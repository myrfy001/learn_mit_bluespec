==> flow/design.v <==
module ready_proxy(
    input wire clk,
    input wire rst_n,
    input wire[7:0] up_data,
    input wire up_valid,
    input wire down_ready, 
    output wire up_ready,
    output wire[7:0] down_data, 
    output wire down_valid
);
    reg [7:0] data_reg;
    reg valid_reg;
    assign up_ready = ~valid_reg;
    assign down_valid = valid_reg || up_valid;
    assign down_data = valid_reg ? data_reg : up_data;
    always @ (posedge clk or negedge rst_n) begin
        if (!rst_n) begin
            data_reg <= 0;
            valid_reg <= 0;
        end else begin
            if (down_ready) begin
                valid_reg <= 0;
            end else if (up_ready) begin    
                valid_reg <= up_valid;
                data_reg <= up_data;
            end
        end
    end
endmodule
module ready_valid_proxy(
    input wire clk,
    input wire rst_n,
    input wire[7:0] up_data,
    input wire up_valid,
    input wire down_ready, 
    output wire up_ready,
    output wire[7:0] down_data, 
    output wire down_valid
);
    wire [7:0] t_data;
    wire t_valid, t_ready;
    ready_proxy ready_inst(
        .clk(clk),
        .rst_n(rst_n),
        .up_data(up_data),
        .up_valid(up_valid),
        .up_ready(up_ready),
        .down_data(t_data),
        .down_valid(t_valid),
        .down_ready(t_ready)
    );
    valid_proxy valid_inst(
        .clk(clk),
        .rst_n(rst_n),
        .up_data(t_data),
        .up_valid(t_valid),
        .up_ready(t_ready),
        .down_data(down_data),
        .down_valid(down_valid),
        .down_ready(down_ready)
    );
endmodule
module valid_proxy(
    input wire clk,
    input wire rst_n,
    input wire[7:0] up_data,
    input wire up_valid,
    input wire down_ready, 
    output wire up_ready,
    output wire[7:0] down_data, 
    output wire down_valid
);
    reg [7:0] data_reg;
    reg valid_reg;
    assign down_data = data_reg;
    assign down_valid = valid_reg;
    assign up_ready = down_ready | (~valid_reg);
    always @ (posedge clk or negedge rst_n) begin
        if (!rst_n) begin
            data_reg <= 0;
            valid_reg <= 0;
        end else begin
            if (up_ready) begin
                valid_reg <= up_valid;
                data_reg <= up_data;
            end 
        end
    end
endmodule
# Reports on ready_valid_proxy
# The steps from the RTL of ready_valid_proxy to its reports follow in flow order.
# Line numbers count from 1 in the design file above.
# Operators carry their Yosys type and port widths (W data, S select, Z words).
# Library cell names are shortened.
# Not given: n/a
# design
design	ready_valid_proxy
clock	clk
library	sky130hd
pvt_corner	tt_025C_1v80

# After elaboration
# Yosys after proc, flatten, opt, wreduce and memory -nomap, before mapping. Enables and synchronous resets that opt folds into registers are not counted as muxes. Memory bits, and registers merged into a memory's read port (data or address), are not among the register bits. Print and check cells are not counted.
# word_totals
regBits	18
output_inout_bits	10
elab_cells	11
# classes
mux	3
n_logic	3
n_reduce_logical	1
# op_table
operator	n
$mux W8	1
$not A1 Y1	2
$mux W1	2
$or A1 B1 Y1	1
$logic_or A1 B1 Y1	1

# Longest topological paths
# Yosys ltp: most cells in a row. Word level: on the elaborated netlist, between registers, memories and ports. Mapped: between sequential cells and ports; inverters and the memories' decode and read muxes count.
# logic_depth
word_depth	3
ABC_AREA	1
depth_mapped	6
mapped_depth_nobuf	5

# After synthesis
# Yosys stat after the flow's synthesis: flattened, memories mapped to cells. It holds for the ABC_AREA given above (unset counts as 0); a run with the other value may have another netlist.
# Totals and module areas in this step are rounded.
# mapped
cells	100
area_um2	830
seqArea_um2	450
ff_cells	18
buf_cells	3
# types
cell	n
dfrtp_1	18
nand2_1	61
nand2_2	12
buf_12	1
buf_6	1
nand2_4	1
inv_6	1
buf_4	1
nor2_1	2
inv_4	1
inv_2	1

# Timing after synthesis
# Source: OpenSTA report_checks on the synthesized netlist (no wires, ideal clock, input and output delay 20% of the period each), path of least setup slack; recovery checks are left aside. Register names are those of the netlist, which keeps one name where synthesis merged equal registers.
# synth_timing
path_type	reg-to-reg
from	reg valid_inst.valid_reg
to	reg ready_inst.data_reg[6]
tclk_ns	1.3
launch_ns	0.000
arrival_time_ns	0.845
slack_ns	0.341
path_delay_ns	0.960
driving_pins	6
path_buffers	1
synth_period_reached_ns	0.959
# "path_delay_ns" is the arrival time less input delay plus setup time.
# "driving_pins" counts driving pins, that of a launching flip-flop among them; a cell with two outputs on the path counts twice.
# "synth_period_reached_ns" is the clock period less the worst setup slack; recovery checks do not enter. This is arithmetic on one report: input and output delays are still those of the set period (20% each).
# Between the ends stands the longest chain of elaborated cells between them, by number of cells; it is not shown to be the way that was timed. Of several equally long chains one is given.
# A line is the first line of the expression or statement that the cell stems from. Yosys adds cells for indexed reads and writes and turns some case tables into memories.
# synth_via
cell_sequence	dfrtp_1 nand2_4 inv_6 buf_12 nand2_2 nand2_2
elab_chain_len	2
cone_cells	2
cone_lines	1
# synth_lines
item	line_no	source
start: declaration	74	reg valid_reg;
start: assignment	81	valid_reg <= 0;
start: assignment	84	valid_reg <= up_valid;
$not A1 Y1	77	assign up_ready = down_ready | (~valid_reg);
$or A1 B1 Y1	77
end: assignment	18	data_reg <= 0;
end: assignment	25	data_reg <= up_data;
end: declaration	11	reg [7:0] data_reg;

# Timing after layout
# From the final timing report of stored run 2: the path of least setup slack in the routed layout; clock arrival at registers is part of the times.
# layout_timing
path_type	reg-to-output
from	reg ready_inst.valid_reg
to	out up_ready
tclk_ns	1.46
output_delay_ns	0.29
launch_ns	0.29
arrival_time_ns	0.89
slack_ns	0.28
driving_pins	3
path_buffers	1
# Between the ends stands the longest chain of elaborated cells between them, by number of cells; it is not shown to be the way that was timed. Of several equally long chains one is given.
# A register here has more assigning lines than the two given.
# layout_via
cell_sequence	dfrtp_1 inv_4 buf_6
elab_chain_len	1
cone_cells	1
cone_lines	1
# layout_lines
item	line_no	source
start: declaration	12	reg valid_reg;
start: assignment	19	valid_reg <= 0;
start: assignment	24	valid_reg <= up_valid;
$not A1 Y1	13	assign up_ready = ~valid_reg;
end: declaration	36	output wire up_ready,

Wiki page: ready_valid_proxy / flow data

Measured results for ready_valid_proxy: 2 stored runs of the Yosys and OpenROAD flow on sky130hd. The settings differ; the order carries no meaning. The constraints put input and output delay at 20% of the set period each and load the outputs with 0.01 pF.
"clock_period_reached_ns" is the run's clock period less its worst setup slack. It is reckoned from that one timing run; input and output delays stay at 20% of the period that was set.
"worst_path_time_ns": the worst setup path's part of the clock period (all of it between registers, 20% less for each end at a port) less its slack. A launch clock that arrives late makes it longer, a capture clock that arrives late makes it shorter.
By "totalPower_mw" is meant OpenSTA's value without simulated activity: inputs other than the clock are taken to toggle once in ten clock periods, and the tool carries that through the logic.
The results are shown rounded.

Stored run 1, flow files:
==> flow/run.sh <==
#!/bin/bash
# the make line also repeats the synthesis and layout settings of config.mk as NAME=value (left out here)
make -C /OpenROAD-flow-scripts/flow DESIGN_CONFIG=/design/flow/config.mk WORK_HOME=/design/flow/orfs CLKGATE_MAP_FILE= finish
==> flow/config.mk <==
export PLATFORM = sky130hd
export DESIGN_NAME = ready_valid_proxy
export DESIGN_NICKNAME = ready_valid_proxy
export VERILOG_FILES = /design/flow/design.v
export SDC_FILE = /design/flow/constraint.sdc
export NUM_CORES = 4
export LEC_CHECK = 0
export CAP_MARGIN = 35
export CELL_PAD_IN_SITES_DETAIL_PLACEMENT = 1
export CORE_ASPECT_RATIO = 1.56
export CORE_MARGIN = 2
export CORE_UTILIZATION = 68
export CTS_CLUSTER_SIZE = 14
export HOLD_SLACK_MARGIN = 0.17
export MIN_ROUTING_LAYER = met2
export PLACE_DENSITY_LB_ADDON = 0.13
export SLEW_MARGIN = 20
==> flow/constraint.sdc <==
create_clock -name core_clock -period 1.1 [get_ports {clk}]
set_input_delay 0.2200 -clock core_clock [delete_from_list [all_inputs] [get_ports {clk}]]
set_output_delay 0.2200 -clock core_clock [all_outputs]
set_load 0.01 [all_outputs]

Stored run 1: no results, floorplanning failed with PDN-0185

Stored run 2, flow files:
==> flow/run.sh <==
#!/bin/bash
# the make line also repeats the synthesis and layout settings of config.mk as NAME=value (left out here)
make -C /OpenROAD-flow-scripts/flow DESIGN_CONFIG=/design/flow/config.mk WORK_HOME=/design/flow/orfs CLKGATE_MAP_FILE= finish
==> flow/config.mk <==
export PLATFORM = sky130hd
export DESIGN_NAME = ready_valid_proxy
export DESIGN_NICKNAME = ready_valid_proxy
export VERILOG_FILES = /design/flow/design.v
export SDC_FILE = /design/flow/constraint.sdc
export NUM_CORES = 4
export LEC_CHECK = 0
export ABC_AREA = 1
export CAP_MARGIN = 0
export CORE_MARGIN = 2
export CORE_UTILIZATION = 39
export PLACE_DENSITY = 0.77
export SETUP_SLACK_MARGIN = 0.41
export SLEW_MARGIN = 40
export TNS_END_PERCENT = 50
==> flow/constraint.sdc <==
create_clock -name core_clock -period 1.46 [get_ports {clk}]
set_input_delay 0.2920 -clock core_clock [delete_from_list [all_inputs] [get_ports {clk}]]
set_output_delay 0.2920 -clock core_clock [all_outputs]
set_load 0.01 [all_outputs]

==> results of stored run 2, as CSV <==
result,value
post_route_util_pct,60
clock_period_reached_ns,1.183
worst_path_time_ns,0.89
critical_path_kind,"reg-to-output"
timing.setup.tns_ns,0.000
totalPower_mw,1.2
stdcell_area_um2,1200
die_footprint_um2,2500
final_setup_ws_ns,0.28
yosys.chip_area_um2,830
